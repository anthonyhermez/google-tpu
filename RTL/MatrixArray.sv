==> flow/design.v <==
module FMA_8bit(
input wire [7:0] a,
input wire signed [7:0] b, c,
input wire signed_num,
output wire signed [7:0] result
);
wire [3:0] b_truncated, c_truncated;
assign b_truncated = b[3:0];
assign c_truncated = c[3:0];
wire signed [8:0] summand = (signed_num & a[7]) ? ({1'b1,a}) : ({1'b0,a});
wire signed [8:0] signed_product = b_truncated * c_truncated;
wire signed [9:0] sum = summand + signed_product;
assign result = sum[7:0];  
endmodule
module MatrixArray #(parameter N = 4) (
input wire clk,
input wire reset_n,
input wire weight_ctr, systolic_ctr, FMA_ctr,
input wire [N-1:0][7:0] systolic_input,
input wire [N-1:0][7:0] weight_input,
output wire [N-1:0][7:0] result
);
genvar i, j;
generate
    wire [N-1:0][N-1:0][7:0] systolic_in;
    wire [N-1:0][N-1:0][7:0] systolic_out;
    wire [N-1:0][N-1:0][7:0] weight_in;
    wire [N-1:0][N-1:0][7:0] weight_out;
    wire [N-1:0][N-1:0][7:0] FMA_in;
    wire [N-1:0][N-1:0][7:0] FMA_out;
    for (i = 0; i <= N-1; i=i+1) begin
        for (j = 0; j <= N-1; j=j+1) begin
            ProcessingElement PE (
                .clk(clk),
                .reset_n(reset_n),
                .signed_num(1'b0),  
                .weight_ctr(weight_ctr),
                .systolic_ctr(systolic_ctr),
                .FMA_ctr(FMA_ctr),
                .FMA_input(FMA_in[i][j]),
                .systolic_input(systolic_in[i][j]),
                .weight_input(weight_in[i][j]),
                .systolic_fwd(systolic_out[i][j]),
                .weight_fwd(weight_out[i][j]),
                .FMA_result(FMA_out[i][j])
            );
            assign FMA_in[i][j] = ((i == 0) ? (8'h00) : (FMA_out[i-1][j]));
            assign systolic_in[i][j] = ((j == 0) ? (systolic_input[i]) : (systolic_out[i][j-1]));
            assign weight_in[i][j] = ((i == 0) ? (weight_input[j]) : (weight_out[i-1][j]));
            assign result[j] = FMA_out[N-1][j];
        end
    end
endgenerate
endmodule
module ProcessingElement(
input wire clk,
input wire reset_n,
input wire signed_num,
input wire weight_ctr, systolic_ctr, FMA_ctr,
input wire [7:0] FMA_input, systolic_input, weight_input,
output wire [7:0] systolic_fwd, weight_fwd,
output wire [7:0] FMA_result
);
reg [7:0] weight;
reg [7:0] systolic;
reg [7:0] add;
assign systolic_fwd = systolic;
assign weight_fwd = weight;
FMA_8bit FMA(.a(add),
             .b(systolic),
             .c(weight),
             .signed_num(signed_num),
             .result(FMA_result));
always @(posedge clk) begin
    if(!reset_n) begin
        weight <= 8'b0;
        systolic <= 8'b0;
        add <= 8'b0;
    end else begin
        if(weight_ctr)
            weight <= weight_input;
        if(systolic_ctr)
            systolic <= systolic_input;
        if(FMA_ctr)
            add <= FMA_input;
    end
end
endmodule
# From RTL to reports: MatrixArray
# Tool output for the design above, in the order of the flow.
# Lines are those of the file above, counted from 1.
# Library cell names are shortened.
inputs:
  top_module: "MatrixArray"
  clk_port: "clk"
  library: "sky130hd"
  lib_corner: "tt_025C_1v80"

# Word level
# Yosys after proc, flatten, opt, wreduce and memory -nomap, before mapping. Enables and synchronous resets that opt folds into registers are not counted as muxes. Memory bits, and registers merged into a memory's read port (data or address), are not among the register bits. Print and check cells are not counted. Equal cells are merged and count once.
word_totals:
  input_bits: 69
  reg_bits: 224
classes:
  n_mul: 16
  n_addsub: 12
op_table:
  columns: ["cell", "n"]
  rows:
  - ["multiplier 4 x 4 -> 8 bit", 16]
  - ["adder 8 bit", 12]

# Depth
# Depth = most cells in a row (Yosys ltp): at word level without a register or memory, in the mapped netlist without a sequential cell, where the memories' decode and read muxes count.
logic_depth:
  word_depth: 2
  ABC_AREA: 0
  mapped_depth: 13

# Mapped cells and area
# The flow's flattened synthesis, as Yosys stat reports it; memories are mapped. The netlist is that of the ABC_AREA named above (0 if unset); the other value can give another one.
mapped:
  cell_count: 1899
  flip_flops: 224
  buffers: 55
  seqArea_um2: 4484.3
  area_um2: 17844.6
types:
  columns: ["cell_type", "n", "area_total_um2"]
  rows:
  - ["dfxtp_1", 224, 4.48E+03]
  - ["ha_1", 228, 2.85E+03]
  - ["fa_1", 124, 2.48E+03]
  - ["mux2i_1", 157, 1.57E+03]
  - ["and2_1", 181, 1.13E+03]
  - ["inv_1", 283, 1.06E+03]
  - ["nor2b_1", 167, 1.04E+03]
  - ["xnor2_1", 55, 481.712]
  - ["nand2_1", 110, 412.896]
  - ["o21ai_0", 75, 375.36]
  - ["xor2_1", 37, 324.061]
  - ["a21oi_1", 61, 305.293]
  - ["nand3b_1", 24, 180.173]
  - ["o211a_1", 12, 120.115]
  - ["o21bai_1", 16, 120.115]
  - ["buf_4", 15, 112.608]
  - ["clkbuf_1", 25, 93.84]
  - ["nor2_1", 24, 90.086]
# Not listed: further types 14, cells in them 81.
# The figures by module come from a second, unflattened synthesis with its own total; it is not the netlist above.
hier_totals:
  cells_unflattened: 2545
  hier_area_um2: 25508.2
# Each row is one instance without its submodules.
modules:
  columns: ["mod", "n_inst", "mod_seq_area_um2", "mod_area_um2", "n_cells"]
  rows:
  - ["ProcessingElement", 16, 480.5, 914.6, 77]
  - ["FMA_8bit", 16, 0.0, 679.4, 82]
  - ["MatrixArray", 1, 0.0, 3.8, 1]

# Timing after synthesis
# Source: OpenSTA report_checks on the synthesized netlist (no wires, ideal clock, input and output delay 20% of the period each), path of least setup slack; recovery checks are left aside. Register names are those of the netlist, which keeps one name where synthesis merged equal registers.
synth_path:
  path_type: "register -> output"
  start: "register genblk1[3].genblk1[1].PE.systolic[2]"
  end: "output port result"
  required_time_ns: 2.960
  t_arrival_ns: 2.969
  setup_slack_ns: -0.009
  driving_pins: 12
  output_delay_ns: 0.740
  period_ns: 3.7
  delay_ns: 2.969
  synth_period_reached_ns: 3.709
# "delay_ns" = arrival - input delay + setup time.
# At an output port there is no setup time.
# "driving_pins" counts driving pins, that of a launching flip-flop among them; a cell with two outputs on the path counts twice.
# "synth_period_reached_ns" = period - worst setup slack (recovery checks aside). The figure is calculated, with input and output delays left at 20% of the set period.
# An end named without its bit number is one bit of that signal or, where synthesis recoded a state register, one of its new flip-flops.
# The rows between start and end are the longest chain of elaborated cells between them; the timing report does not say that the signal goes this way. Where chains are equally long, one stands for them.
# Each line given opens the expression or statement behind the cell; cells for indexed reads and writes are added by Yosys, which also makes memories of some case tables.
synth_via:
  cell_sequence: "dfxtp_1 nand2_1 fa_1 fa_1 fa_1 inv_1 ha_1 nor2b_1 nor3_1 o21bai_1 a21oi_1 xnor2_1"
  elab_chain_len: 2
synth_rtl:
  columns: ["element", "line_no", "text"]
  rows:
  - ["start: declaration", 65, "reg [7:0] systolic;"]
  - ["start: assignment", 77, "systolic <= 8'b0;"]
  - ["start: assignment", 83, "systolic <= systolic_input;"]
  - ["multiplier 4 x 4 -> 8 bit", 11, null]
  - ["adder 8 bit", 12, null]
  - ["end: declaration", 21, "output wire [N-1:0][7:0] result"]

# Timing after layout
# From the final timing report of flow run 1: the path of least setup slack in the routed layout; clock arrival at registers is part of the times.
layout_path:
  path_type: "register -> output"
  start: "register genblk1[3].genblk1[3].PE.systolic[0]"
  end: "output port result"
  setup_slack_ns: -0.35
  t_arrival_ns: 3.56
  output_delay_ns: 0.80
  driving_pins: 13
  required_time_ns: 3.22
  period_ns: 4.02
# An end named without its bit number is one bit of that signal or, where synthesis recoded a state register, one of its new flip-flops.
# The rows between start and end are the longest chain of elaborated cells between them; the timing report does not say that the signal goes this way. Where chains are equally long, one stands for them.
layout_via:
  cell_sequence: "dfxtp_2 nand2_2 fa_1 fa_1 inv_1 fa_1 ha_4 a21o_1 a21oi_2 o21bai_1 a21oi_1 xnor2_1 buf_2"
  elab_chain_len: 2
layout_rtl:
  columns: ["element", "line_no", "text"]
  rows:
  - ["start: declaration", 65, "reg [7:0] systolic;"]
  - ["start: assignment", 77, "systolic <= 8'b0;"]
  - ["start: assignment", 83, "systolic <= systolic_input;"]
  - ["multiplier 4 x 4 -> 8 bit", 11, null]
  - ["adder 8 bit", 12, null]
  - ["end: declaration", 21, "output wire [N-1:0][7:0] result"]

Ticket comment

Measured results for MatrixArray: 2 stored runs of the Yosys and OpenROAD flow on sky130hd. The settings differ; the order carries no meaning. The constraints put input and output delay at 20% of the set period each and load the outputs with 0.01 pF.
"achieved_clock_period_ns" = clock period - worst setup slack. The figure is calculated, with input and output delays left at 20% of the set period.
"timing.worst_path_ns": the worst setup path's part of the clock period (all of it between registers, 20% less for each end at a port) less its slack. A launch clock that arrives late makes it longer, a capture clock that arrives late makes it shorter.
"total_power_w" rests on the timing tool's default activity at the inputs, not on a simulated workload.

--- flow run 1 ---
==> flow/run.sh <==
#!/bin/bash
# the make line also repeats the synthesis and layout settings of config.mk as NAME=value (left out here)
make -C /OpenROAD-flow-scripts/flow DESIGN_CONFIG=/design/flow/config.mk WORK_HOME=/design/flow/orfs CLKGATE_MAP_FILE= finish
==> flow/config.mk <==
export PLATFORM = sky130hd
export DESIGN_NAME = MatrixArray
export DESIGN_NICKNAME = MatrixArray
export VERILOG_FILES = /design/flow/design.v
export SDC_FILE = /design/flow/constraint.sdc
export NUM_CORES = 4
export LEC_CHECK = 0
export CAP_MARGIN = 20
export CORE_MARGIN = 2
export CORE_UTILIZATION = 40
export SETUP_SLACK_MARGIN = 0.0
export SLEW_MARGIN = 20
==> flow/constraint.sdc <==
create_clock -name core_clock -period 4.02 [get_ports {clk}]
set_input_delay 0.8040 -clock core_clock [delete_from_list [all_inputs] [get_ports {clk}]]
set_output_delay 0.8040 -clock core_clock [all_outputs]
set_load 0.01 [all_outputs]

==> results, as YAML <==
results:
  worst_hold_slack_ns: 0.457
  utilization_pct: 47.2
  layout_stdcell_area_um2: 20818.7
  ys_area_um2: 17844.6
  setup_ws_ns: -0.347
  total_power_w: 0.005143
  achieved_clock_period_ns: 4.367
  timing.worst_path_ns: 3.56
  worst_setup_path_type: "register -> output"
  fin_tns_ns: -3.468
  die_area_um2: 46317.5

--- flow run 2 ---
==> flow/run.sh <==
#!/bin/bash
# the make line also repeats the synthesis and layout settings of config.mk as NAME=value (left out here)
make -C /OpenROAD-flow-scripts/flow DESIGN_CONFIG=/design/flow/config.mk WORK_HOME=/design/flow/orfs CLKGATE_MAP_FILE= finish
==> flow/config.mk <==
export PLATFORM = sky130hd
export DESIGN_NAME = MatrixArray
export DESIGN_NICKNAME = MatrixArray
export VERILOG_FILES = /design/flow/design.v
export SDC_FILE = /design/flow/constraint.sdc
export NUM_CORES = 4
export LEC_CHECK = 0
export ABC_AREA = 0
export CAP_MARGIN = 10
export CELL_PAD_IN_SITES_DETAIL_PLACEMENT = 0
export CORE_MARGIN = 2
export CORE_UTILIZATION = 68
export CTS_CLUSTER_DIAMETER = 398
export CTS_CLUSTER_SIZE = 36
export MAX_ROUTING_LAYER = met4
export PLACE_DENSITY_LB_ADDON = 0.01
export SLEW_MARGIN = 15
export TNS_END_PERCENT = 10
==> flow/constraint.sdc <==
create_clock -name core_clock -period 4.09 [get_ports {clk}]
set_input_delay 0.8180 -clock core_clock [delete_from_list [all_inputs] [get_ports {clk}]]
set_output_delay 0.8180 -clock core_clock [all_outputs]
set_load 0.01 [all_outputs]

==> results, as YAML <==
results:
  total_power_w: 0.003877
  timing.worst_path_ns: 3.57
  worst_setup_path_type: "register -> output"
  utilization_pct: 75.5
  worst_hold_slack_ns: 0.472
  ys_area_um2: 17844.6
  layout_stdcell_area_um2: 19570.0
  setup_ws_ns: -0.297
  die_area_um2: 27554.3
  fin_tns_ns: -2.031
  achieved_clock_period_ns: 4.387
