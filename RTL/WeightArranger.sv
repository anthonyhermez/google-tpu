==> flow/design.v <==
module WeightArranger #(parameter N = 4) (
input wire clk,
input wire reset_n,
input wire weight_ctr,
input wire weight_en,
input wire [8*N*N-1 : 0] weight_in,
output reg [N-1:0][7:0] weight_out
);
reg [($clog2(N)) : 0] count;
reg [8*N*N-1 : 0] weight;
always @(posedge clk) begin
    if(!reset_n) begin
        count <= 0;
        weight <= 0;
        for (int i = N-1; i >= 0; i=i-1) begin
            weight_out[i] <= 0;
        end
    end else begin
        if(weight_en) begin
            weight <= weight_in;
        end else if(weight_ctr) begin
            if(count < N) begin
                for(int j = N-1; j >= 0; j--) begin
                    weight_out[j] <= (weight >> ((N * j + (N - 1 - count)) << 3));
                end
                count <= count + 1;
            end else begin
                count <= 0;
                for(int j = N-1; j >= 0; j--) begin
                    weight_out[j] <= 0;
                end
            end
        end else begin
            count <= 0;
            for (int i = N-1; i >= 0; i=i-1) begin
                weight_out[i] <= 0;
            end
        end
    end
end
endmodule
# Tool chain data of WeightArranger
# Tool output for the design above, in the order of the flow.
# Line numbers count from 1 in the design file above.
# Library cell names are shortened.
# A cell with n/a has no value.
dict set report inputs {
  top {WeightArranger}
  clock_port {clk}
  cell_library {sky130hd}
  lib_corner {tt_025C_1v80}
}

# Word level
# Counts by Yosys on the flattened word-level netlist (proc, flatten, opt, wreduce; memories kept). Register bits leave out memories and registers merged into their read ports (data or address); mux counts leave out enables and synchronous resets folded into registers. Print and check cells are left out. Cells with the same type and inputs are merged into one.
dict set report classes {
  addsub 5
  compare 1
  shifts 4
  mux 10
}
# cell n
set ops {}
lappend ops {{>> shifter 128 x 32 -> 8 bit} 4}
lappend ops {{2-to-1 mux 8 bit} 8}
lappend ops {{adder 4 x 29 -> 29 bit with constant A} 2}
lappend ops {{adder 3 x 29 -> 29 bit with constant A} 1}
lappend ops {{2-to-1 mux 3 bit} 2}
lappend ops {{subtractor 2 x 3 -> 4 bit with constant A} 1}
lappend ops {{adder 3 x 1 -> 3 bit with constant B} 1}
lappend ops {{< comparator 3 bit with constant B} 1}
dict set report bits {
  ff_bits 163
  inputBits 132
  out_inout_bits 32
  wordCells 26
}

# Depth
# Longest topological path by Yosys (ltp), each cell counted once; first at word level (registers and memories cut), then after technology mapping (sequential cells cut; the memories' decode and read muxes count).
dict set report depth {
  word_depth 5
  ABC_AREA 0
  mapped_depth 6
  ltp_nobuf 4
}

# Synthesis result
# The flow's flattened synthesis, as Yosys stat reports it; memories are mapped. The netlist is that of the ABC_AREA named above (0 if unset); the other value can give another one.
# The area totals of this step are shown rounded.
# cell_type n area_total_um2
set by_type {}
lappend by_type {dfxtp_1 163 3263.13}
lappend by_type {mux2i_1 129 1.29E+03}
lappend by_type {nor2b_1 155 969.68}
lappend by_type {mux4_2 21 472.954}
lappend by_type {a22oi_1 21 157.651}
lappend by_type {a221oi_1 16 140.134}
lappend by_type {buf_2 19 95.091}
lappend by_type {mux4_1 3 78.826}
lappend by_type {clkbuf_1 20 75.072}
lappend by_type {o31ai_1 8 60.058}
lappend by_type {a22oi_2 4 50.048}
lappend by_type {buf_12 2 40.038}
lappend by_type {nand3_1 8 40.038}
lappend by_type {buf_4 5 37.536}
lappend by_type {buf_6 2 22.522}
lappend by_type {nor3b_4 1 18.768}
lappend by_type {ha_1 1 12.512}
lappend by_type {nor2_4 1 11.261}
# Other cell types: 5; their cells: 5.
dict set report synth_totals {
  stdcells 584
  mapped_area_um2 6870
  seqArea_um2 3260
  ff_cells 163
  buffers 49
}

# Worst setup path after synthesis
# Source: OpenSTA report_checks on the synthesized netlist (no wires, ideal clock, input and output delay 20% of the period each), path of least setup slack; recovery checks are left aside. Register names are those of the netlist, which keeps one name where synthesis merged equal registers.
dict set report synth_timing {
  kind {flip-flop to flip-flop}
  startpoint {reg count[0]}
  endpoint {reg weight_out}
  period_ns 1.77
  setup_ns 0.118
  launch_ns 0.000
  arrival_ns 1.292
  t_required_ns 1.652
  setup_slack_ns 0.359
  path_delay_ns 1.410
  stages 6
  n_path_buf 2
  period_less_setup_slack_ns 1.411
}
# "path_delay_ns" = arrival - input delay + setup time.
# "stages": output pins that drive a net of the path, with the launching flip-flop's if there is one; two outputs of one cell count as two.
# "period_less_setup_slack_ns" = period - worst setup slack (recovery checks aside). The figure is calculated, with input and output delays left at 20% of the set period.
# Where an end lacks its bit number, it is one bit of the signal, or one of the new flip-flops if synthesis recoded a state register.
# Between the ends stands the longest chain of elaborated cells between them, by number of cells; it is not shown to be the way that was timed. Of several equally long chains one is given.
# Each line given opens the expression or statement behind the cell; cells for indexed reads and writes are added by Yosys, which also makes memories of some case tables.
# At most two assigning lines are given for a register; there are more.
dict set report synth_via {
  path_cell_list {dfxtp_1 buf_6 buf_12 mux4_2 a22oi_1 nor2b_1}
  elab_chain_cells 5
  cone_cells 6
  lines_between 3
  cone_classes {add/sub: 2; compare: 1; shift: 1; mux: 2}
}
# item line_no
set synth_lines {}
lappend synth_lines {{start, declared} 9} ;# reg [($clog2(N)) : 0] count;
lappend synth_lines {{start, assigned} 13} ;# count <= 0;
lappend synth_lines {{start, assigned} 26} ;# count <= count + 1;
lappend synth_lines {{subtractor 2 x 3 -> 4 bit} 24} ;# weight_out[j] <= (weight >> ((N * j + (N - 1 - count)) << 3));
lappend synth_lines {{adder 3 x 29 -> 29 bit} 24}
lappend synth_lines {{>> shifter 128 x 32 -> 8 bit} 24}
lappend synth_lines {{2-to-1 mux 8 bit} 22} ;# if(count < N) begin
lappend synth_lines {{2-to-1 mux 8 bit} 21} ;# end else if(weight_ctr) begin
lappend synth_lines {{end, declared} 7} ;# output reg [N-1:0][7:0] weight_out

# Worst path after layout
# From the final timing report of stored run 1: the path of least setup slack in the routed layout; clock arrival at registers is part of the times.
dict set report layout_timing {
  kind {flip-flop to flip-flop}
  startpoint {reg count[0]}
  endpoint {reg weight_out}
  period_ns 0.988
  setup_ns 0.11
  launch_ns 0.42
  arrival_ns 1.78
  t_required_ns 1.30
  setup_slack_ns -0.48
  stages 5
  n_path_buf 1
}
# Where an end lacks its bit number, it is one bit of the signal, or one of the new flip-flops if synthesis recoded a state register.
# Between the ends stands the longest chain of elaborated cells between them, by number of cells; it is not shown to be the way that was timed. Of several equally long chains one is given.
# At most two assigning lines are given for a register; there are more.
dict set report layout_via {
  path_cell_list {dfxtp_4 buf_12 mux4_2 a22oi_2 nor2b_1}
  elab_chain_cells 5
  cone_cells 6
  lines_between 3
  cone_classes {add/sub: 2; compare: 1; shift: 1; mux: 2}
}
# item line_no
set layout_lines {}
lappend layout_lines {{start, declared} 9} ;# reg [($clog2(N)) : 0] count;
lappend layout_lines {{start, assigned} 13} ;# count <= 0;
lappend layout_lines {{start, assigned} 26} ;# count <= count + 1;
lappend layout_lines {{subtractor 2 x 3 -> 4 bit} 24} ;# weight_out[j] <= (weight >> ((N * j + (N - 1 - count)) << 3));
lappend layout_lines {{adder 4 x 29 -> 29 bit} 24}
lappend layout_lines {{>> shifter 128 x 32 -> 8 bit} 24}
lappend layout_lines {{2-to-1 mux 8 bit} 22} ;# if(count < N) begin
lappend layout_lines {{2-to-1 mux 8 bit} 21} ;# end else if(weight_ctr) begin
lappend layout_lines {{end, declared} 7} ;# output reg [N-1:0][7:0] weight_out

# Settings and measured results of 2 stored flow runs for module WeightArranger (sky130hd), not sorted in any way. The constraints put input and output delay at 20% of the set period each and load the outputs with 0.01 pF.
# "clock_period_reached_ns" = clock period - worst setup slack. The figure is calculated, with input and output delays left at 20% of the set period.
# "worst_path_allowed_less_slack_ns" is the time allowed to the run's worst setup path (the clock period less input and output delay, where it has them) less its slack. Clock arrival times count: a late capture clock shortens it, a late launch clock lengthens it.
# The measured numbers are rounded.
run="stored run 1" settings period_ns=0.988 CORE_UTILIZATION=54 PLACE_DENSITY_LB_ADDON=0.26 CORE_ASPECT_RATIO=0.67 CELL_PAD_IN_SITES_DETAIL_PLACEMENT=0 SLEW_MARGIN=10 MAX_ROUTING_LAYER="met4" CAP_MARGIN=20 CORE_MARGIN=2
run="stored run 1" results setup_ws_ns=-0.484 clock_period_reached_ns=1.472 setupTns_ns=-16.2 die_um2=13600 stdcell_area_um2=10500 post_synth_area_um2=6870 fin_util_pct=85.5 worst_path_allowed_less_slack_ns=1.47 worst_path_kind="flip-flop to flip-flop"
run="stored run 2" settings period_ns=1.42 CORE_UTILIZATION=33 SETUP_SLACK_MARGIN=0.29 CORE_ASPECT_RATIO=1.35 CELL_PAD_IN_SITES_GLOBAL_PLACEMENT=3 CELL_PAD_IN_SITES_DETAIL_PLACEMENT=0 SLEW_MARGIN=40 MIN_ROUTING_LAYER="met1" MAX_ROUTING_LAYER="met5" CAP_MARGIN=20 CORE_MARGIN=2
run="stored run 2" results setup_ws_ns=-0.025 clock_period_reached_ns=1.445 setupTns_ns=-0.122 die_um2=22000 stdcell_area_um2=10200 post_synth_area_um2=6870 fin_util_pct=49.7 worst_path_allowed_less_slack_ns=1.44 worst_path_kind="flip-flop to flip-flop"
