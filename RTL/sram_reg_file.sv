==> flow/design.v <==
module sram_reg_file #(
    parameter N = 4,    
    parameter K = 8       
)(
    input  logic clk,              
    input  logic write_enable,     
    input  logic [$clog2(K)-1:0] write_address,  
    input  logic [(8*N*N)-1:0] write_data,  
    input  logic [$clog2(K)-1:0] read_address,  
    input  logic reg_in,
    output logic [(8*N*N)-1:0] read_data  
);
    logic [(8*N*N)-1:0] reg_file [K];
    always_ff @(posedge clk) begin
        if (write_enable & reg_in)
            reg_file[write_address] <= write_data;
    end
    assign read_data = reg_file[read_address];
endmodule
# From RTL to reports: sram_reg_file

What the tools print for sram_reg_file, step after step.
Lines are those of the file above, counted from 1.
Cell names lack the library's common part.
A cell with n/a has no value.

Top module: sram_reg_file
Clock input: clk
Library: sky130hd
Corner: tt_025C_1v80

# Elaborated design

Counts by Yosys on the flattened word-level netlist (proc, flatten, opt, wreduce; memories kept). Register bits leave out memories and registers merged into their read ports (data or address); mux counts leave out enables and synchronous resets folded into registers. Print and check cells are left out. Cells with the same type and inputs are merged into one.
Memory sizes are those after Yosys's memory passes, which may raise the word count (mostly to a power of two), join words into wider ones and drop unused or constant bits.

Register bits: 0
RAM bits: 1024
Memories: 1
Input port bits: 137
Output and inout port bits: 128
Word-level cells: 5

Memory list:

| name     | depth | bits a word | rd ports | write ports | RTL line | source |
| reg_file | 8     | 128         | 1        | 1           | 13       | `logic [(8*N*N)-1:0] reg_file [K];` |

Muxes and demuxes: 3
Bitwise gates (word level): 1

Operator list:

| kind               | count |
| 128-bit 2-to-1 mux | 1 |
| 3-bit 2-to-1 mux   | 1 |
| 1-bit bitwise AND  | 1 |
| 1-bit 2-to-1 mux   | 1 |

# Logic depth

Longest topological path by Yosys (ltp), each cell counted once; first at word level (registers and memories cut), then after technology mapping (sequential cells cut; the memories' decode and read muxes count).

Depth in word-level cells: 2
ABC_AREA: 0
Depth in mapped cells: 5
Gate-level depth less buffers: 2

# After synthesis

The flow's flattened synthesis, as Yosys stat reports it; memories are mapped. The netlist is that of the ABC_AREA named above (0 if unset); the other value can give another one.
Totals and module areas in this step are rounded.

Cell types:

| cell type | count | total area (um^2) |
| edfxtp_1  | 1024  | 3.07E+04 |
| mux4_2    | 184   | 4.14E+03 |
| mux4_1    | 72    | 1.89E+03 |
| mux2_2    | 128   | 1.44E+03 |
| buf_8     | 19    | 285.274 |
| clkbuf_8  | 13    | 178.922 |
| buf_6     | 8     | 90.086 |
| buf_1     | 13    | 48.797 |
| clkbuf_1  | 12    | 45.043 |
| buf_12    | 2     | 40.038 |
| nor2_1    | 6     | 22.522 |
| buf_2     | 3     | 15.014 |
| nand2b_1  | 2     | 12.512 |
| nor3_1    | 2     | 10.01 |
| clkbuf_4  | 1     | 7.507 |
| nand3b_1  | 1     | 7.507 |
| nand3_1   | 1     | 5.005 |
| nand2_1   | 1     | 3.754 |

Cells in the netlist: 1492
Mapped area: 0.039 mm^2
Sequential part of the area: 0.03075 mm^2
Mapped flip-flops: 1024
Buffer cells: 71

# Path before layout

Source: OpenSTA report_checks on the synthesized netlist (no wires, ideal clock, input and output delay 20% of the period each), path of least setup slack; recovery checks are left aside. Register names are those of the netlist, which keeps one name where synthesis merged equal registers.

Path type: input-to-reg
From: input write_address[2]
To: memory reg_file[0][0]
Period: 11100 ps
External input delay: 2220 ps
Setup time: 774 ps
Time at the first pin: 2220 ps
Data arrival time: 11073 ps
Required time: 10326 ps
Path slack: -747 ps
Path delay: 9627 ps
Stages: 2
Buffers on the path: 0
Synthesis period reached: 11847 ps

"path delay" is the arrival time less input delay plus setup time.
"stages" counts driving pins, that of a launching flip-flop among them; a cell with two outputs on the path counts twice.
"synthesis period reached" is the clock period less the worst setup slack; recovery checks do not enter. This is arithmetic on one report: input and output delays are still those of the set period (20% each).
The rows between start and end are the longest chain of elaborated cells between them; the timing report does not say that the signal goes this way. Where chains are equally long, one stands for them.
Each line given opens the expression or statement behind the cell; cells for indexed reads and writes are added by Yosys, which also makes memories of some case tables.

Path through: nand3b_1 nor3_1
Length of the longest elaborated chain: 1
Elaborated cells on any way between the ends: 1
Source lines of those cells: 1
Those cells by class: mux (1)

Ends and longest elaborated chain, after synthesis:

| element          | RTL line | source |
| start, declared  | 7        | `input  logic [$clog2(K)-1:0] write_address,` |
| 3-bit 2-to-1 mux | 15       | `if (write_enable & reg_in)` |
| end, declared    | 13       | `logic [(8*N*N)-1:0] reg_file [K];` |

# Timing after layout

From the final timing report of stored run 1: the path of least setup slack in the routed layout; clock arrival at registers is part of the times.
The path's times are printed in steps of 10 ps; the period is the one set.

Path type: input-to-output
From: input read_address[2]
To: output read_data[3]
Period: 22000 ps
External input delay: 4400 ps
Output delay: 4400 ps
Time at the first pin: 4400 ps
Data arrival time: 8080 ps
Required time: 17600 ps
Path slack: 9520 ps
Stages: 6
Buffers on the path: 4

The rows between start and end are the longest chain of elaborated cells between them; the timing report does not say that the signal goes this way. Where chains are equally long, one stands for them.
The chain passes a memory read, where the word-level depth is cut; so it can be longer than that depth.

Path through: buf_8 buf_4 buf_4 mux4_2 mux2_2 clkdlybuf4s50_1
Length of the longest elaborated chain: 1
Elaborated cells on any way between the ends: 1
Source lines of those cells: 1
Those cells by class: memory (1)

Ends and longest elaborated chain, after layout:

| element            | RTL line | source |
| start, declared    | 9        | `input  logic [$clog2(K)-1:0] read_address,` |
| memory 8 x 128 bit | 13       | `logic [(8*N*N)-1:0] reg_file [K];` |
| end, declared      | 11       | `output logic [(8*N*N)-1:0] read_data` |

Subject: sram_reg_file on sky130hd, stored results

Hello all,

Flow measurements of sram_reg_file on sky130hd: 2 stored runs with different settings, listed in no order. Input and output delays are each 20% of the period that was set; the output load is 0.01 pF.
"clock period reached" = clock period - worst setup slack. The figure is calculated, with input and output delays left at 20% of the set period.
"worst path time" means the part of the period allowed to the worst setup path (the constraints hold back 20% at inputs and 20% at outputs) less its slack; where the path has registers, the arrival times of their clocks count too.
"worst path time" is given in steps of 10 ps.
Measured values are rounded.
Among the settings, - means not set for that run.

| setting or result                         | stored run 1    | stored run 2    |
| period_ns                                 | 22.0            | 12.0            |
| CAP_MARGIN                                | 20              | 20              |
| CORE_MARGIN                               | 2               | 2               |
| CORE_UTILIZATION                          | 40              | 36              |
| SLEW_MARGIN                               | 20              | 35              |
| SETUP_SLACK_MARGIN                        | -               | 0.54            |
| PLACE_DENSITY                             | -               | 0.68            |
| CORE_ASPECT_RATIO                         | -               | 0.94            |
| TNS_END_PERCENT                           | -               | 75              |
| ABC_AREA                                  | -               | 0               |
| GPL_TIMING_DRIVEN                         | -               | 1               |
| CTS_CLUSTER_SIZE                          | -               | 15              |
| post-layout utilization (%)               | 47.9            | 43.0            |
| clock period reached (ps)                 | 12484           | 7561            |
| die size (mm^2)                           | 0.1             | 0.111           |
| standard-cell area after routing (mm^2)   | 0.04628         | 0.04634         |
| synthesis area (mm^2)                     | 0.039           | 0.039           |
| setup slack of the worst path (ps)        | 9516            | 4439            |
| worst hold slack in the final report (ps) | 4462            | 2458            |
| setup total negative slack (ps)           | 0               | 0               |
| worst path time (ps)                      | 3680            | 2760            |
| kind of the worst setup path              | input-to-output | input-to-output |

Thanks
